==> flow/design.v <==
module shift_reg(in_reg, par_load, enable, in_bit, Clk, out_reg);
    parameter n = 8;
    input [n-1:0] in_reg;
    input par_load, enable, in_bit, Clk;
    integer k;
    output reg [n-1:0] out_reg;
    always @ (posedge Clk )
    if (par_load)
    out_reg <= in_reg;
    else if (enable)
    begin
      for (k = n-1; k > 0; k = k - 1)
      out_reg[k-1] <= out_reg[k];
      out_reg[n-1] <= in_bit;
    end
  endmodule
module serial_adder(A, B, Reset, Clk, Sum);
  input [7:0] A, B;
  input Reset, Clk;
  reg sbit, cur_state, next_state;
  parameter G = 1'b0, H = 1'b1;
  output wire [7:0] Sum;
  reg [3:0] Cnt;
  wire [7:0] QA, QB;
  wire Run;
  shift_reg shift_A(A, Reset, 1'b1, 1'b0, Clk, QA);
  shift_reg shift_B(B, Reset, 1'b1, 1'b0, Clk, QB);
  shift_reg shift_sum(8'b0, Reset, Run, sbit, Clk, Sum);
  always @(QA, QB, cur_state)
    case (cur_state)
      G: 
      begin
        sbit = QA[0] ^ QB[0];
        if (QA[0] & QB[0]) next_state = H;
        else next_state = G;
      end
      H: 
      begin
        sbit = QA[0] ~^ QB[0];
        if (~QA[0] & ~QB[0]) next_state = G;
        else next_state = H;
      end
      default: 
      begin 
        sbit = 0; 
        next_state = G; 
      end
    endcase
    always @(posedge Clk)
    if (Reset) cur_state <= G;
    else cur_state <= next_state;
    always @(posedge Clk)
      if (Reset) Cnt <= 8;
      else if (Run) Cnt <= Cnt - 1;
      assign Run = |Cnt;
endmodule
* Step by step through the tools: serial_adder *
The steps from the RTL of serial_adder to its reports follow in flow order.
Line numbers count from 1 in the design file above.
Operators: Yosys type, input widths -> output width; for muxes data width and select width s.
Cell names lack the library's common part.
The mark - stands for no value.

inputs
  top = serial_adder
  clock input = Clk
  cell library = sky130hd
  timing corner = tt_025C_1v80

* Word-level counts *
Yosys after proc, flatten, opt, wreduce and memory -nomap, before mapping. Memory bits, and registers merged into a memory's read port (data or address), are not among the register bits. Print and check cells are not counted. Equal cells are merged and count once.

operators by class
  add/sub/neg operators = 1
  muxes and demuxes = 18
  reduce/logical cells = 1
  bitwise operators = 7

operators by type and width
  cell                 count
  $mux 1               16
  $sub 4x1->4 const B  1
  $reduce_or 4->1      1
  $pmux 1 s2           2
  $not 1->1            3
  $and 1x1->1          2
  $xnor 1x1->1         1
  $xor 1x1->1          1

bit counts
  word-level cells = 41
  register bits after elaboration = 29
  input port bits = 18
  output and inout bits = 8

* Logic depth *
Longest topological path by Yosys (ltp), each cell counted once; first at word level (registers and memories cut), then after technology mapping (sequential cells cut; the memories' decode and read muxes count).

depth
  depth after elaboration = 4
  ABC_AREA = 0
  depth in mapped cells = 5
  depth with buffers taken out = 4

* After synthesis *
Source: synth_stat.txt of the flow (Yosys; design flattened, memories mapped). It holds for the ABC_AREA given above (unset counts as 0); a run with the other value may have another netlist.
The area totals of this step are shown rounded.

cells by type
  type      count  area in all (um^2)
  dfxtp_1   29     580.557
  mux2_2    14     157.651
  mux2i_1   7      70.067
  nand2b_1  10     62.56
  ha_1      4      50.048
  nor4b_1   2      17.517
  xnor2_1   2      17.517
  a211oi_1  2      15.014
  inv_1     4      15.014
  and2_1    2      12.512
  nor3b_2   1      12.512
  buf_6     1      11.261
  mux2_1    1      11.261
  buf_2     2      10.01
  nor3_1    2      10.01
  a211o_1   1      8.758
  o31a_1    1      8.758
  or3b_1    1      8.758

Not listed: further types 5, cells in them 6.

synthesis totals
  standard cells after synthesis = 92
  flip-flops = 29
  area of sequential cells = 581 um^2
  buffers = 5
  chip area (Yosys) = 1110 um^2

The figures by module come from a second, unflattened synthesis with its own total; it is not the netlist above.

second synthesis, totals
  cell total of the unflattened synthesis = 86
  area (unflattened synthesis) = 1420 um^2

Rows give one instance, submodules left out.

modules
  module        cells  seq. area (um^2)  instances  area (um^2)
  shift_reg     18     240               3          378
  serial_adder  32     100               1          287

* Worst setup path after synthesis *
Source: OpenSTA report_checks on the synthesized netlist (no wires, ideal clock, input and output delay 20% of the period each), path of least setup slack; recovery checks are left aside. Register names are those of the netlist, which keeps one name where synthesis merged equal registers.

path after synthesis
  path type = register -> register
  from = register Cnt[0]
  to = register Cnt[0]
  path slack = 0.706 ns
  period = 2.08 ns
  library setup time = 0.123 ns
  time at the first pin = 0.000 ns
  stages on the path = 6
  data required time = 1.957 ns
  arrival time = 1.250 ns
  path delay = 1.373 ns
  synthesis period reached = 1.374 ns

"path delay" is the arrival time less input delay plus setup time.
"stages on the path" counts driving pins, that of a launching flip-flop among them; a cell with two outputs on the path counts twice.
"synthesis period reached" is the clock period less the worst setup slack; recovery checks do not enter. This is arithmetic on one report: input and output delays are still those of the set period (20% each).
Between the ends stands the longest chain of elaborated cells between them, by number of cells; it is not shown to be the way that was timed. Of several equally long chains one is given.
Each line given opens the expression or statement behind the cell; cells for indexed reads and writes are added by Yosys, which also makes memories of some case tables.

between the ends, after synthesis
  cell sequence = dfxtp_1 > inv_1 > ha_1 > nor3b_2 > buf_4 > mux2_1
  cells in the longest elaborated chain = 1

ends and longest elaborated chain, after synthesis
  element        RTL line  RTL
  from (decl)    23        reg [3:0] Cnt;
  from (assign)  53        if (Reset) Cnt <= 8;
  from (assign)  54        else if (Run) Cnt <= Cnt - 1;
  $sub 4x1->4    54
  to (assign)    53
  to (assign)    54
  to (decl)      23

* Timing after layout *
Path of least setup slack in the final report of job 1 (OpenROAD, finished layout, wires in). Where an end is a register, its clock arrival counts in the times.

path post-layout
  path type = register -> register
  from = register Cnt[0]
  to = register Cnt[0]
  period = 0.903 ns
  stages on the path = 6
  path slack = -0.37 ns
  data required time = 1.11 ns
  time at the first pin = 0.31 ns
  library setup time = 0.11 ns
  arrival time = 1.48 ns

Between the ends stands the longest chain of elaborated cells between them, by number of cells; it is not shown to be the way that was timed. Of several equally long chains one is given.

between the ends, post-layout
  cell sequence = dfxtp_4 > inv_4 > ha_4 > nor3b_4 > buf_6 > mux2_4
  cells in the longest elaborated chain = 1

ends and longest elaborated chain, post-layout
  element        RTL line  RTL
  from (decl)    23        reg [3:0] Cnt;
  from (assign)  53        if (Reset) Cnt <= 8;
  from (assign)  54        else if (Run) Cnt <= Cnt - 1;
  $sub 4x1->4    54
  to (assign)    53
  to (assign)    54
  to (decl)      23

## Implementation results

Flow measurements of serial_adder on sky130hd: 2 stored runs with different settings, listed in no order. Input and output delays are each 20% of the period that was set; the output load is 0.01 pF.
"reached clock period" is the run's clock period less its worst setup slack. It is reckoned from that one timing run; input and output delays stay at 20% of the period that was set.
By "critical setup path time" is meant the share of the clock period that the worst setup path is allowed (20% is reserved at inputs, 20% at outputs), minus its slack. Clock arrival times at its registers enter into it.
By "overall power" is meant OpenSTA's value without simulated activity: inputs other than the clock are taken to toggle once in ten clock periods, and the tool carries that through the logic.
The measured numbers are rounded.
Settings: -- = not set for that run.
A result given as -- is not shown for that run.

setting or result                                         job 1                 job 2
period_ns                                                 0.903                 1.33
CORE_UTILIZATION                                          43                    63
SETUP_SLACK_MARGIN                                        -0.07                 0.03
PLACE_DENSITY_LB_ADDON                                    0.29                  0.16
CELL_PAD_IN_SITES_DETAIL_PLACEMENT                        0                     2
TNS_END_PERCENT                                           10                    --
GPL_TIMING_DRIVEN                                         0                     --
CTS_CLUSTER_SIZE                                          42                    74
CTS_CLUSTER_DIAMETER                                      253                   --
CAP_MARGIN                                                20                    35
CORE_MARGIN                                               2                     2
SLEW_MARGIN                                               20                    0
CORE_ASPECT_RATIO                                         --                    0.66
MIN_ROUTING_LAYER                                         --                    met1
chip area after synthesis (Yosys) (um^2)                  1110                  --
post-route setup TNS (ns)                                 -3.97                 --
die footprint (um^2)                                      3000                  --
reached clock period (ns)                                 1.276                 --
worst hold slack in the final report (ns)                 0.440                 --
critical setup path time (ns)                             1.28                  --
critical path kind                                        register -> register  --
lowest setup slack (ns)                                   -0.373                --
area of the standard cells in the finished layout (um^2)  1560                  --
utilization (%)                                           63.5                  --
overall power (mW)                                        3.59                  --

Job 2: did not finish, placement stopped with a tool error
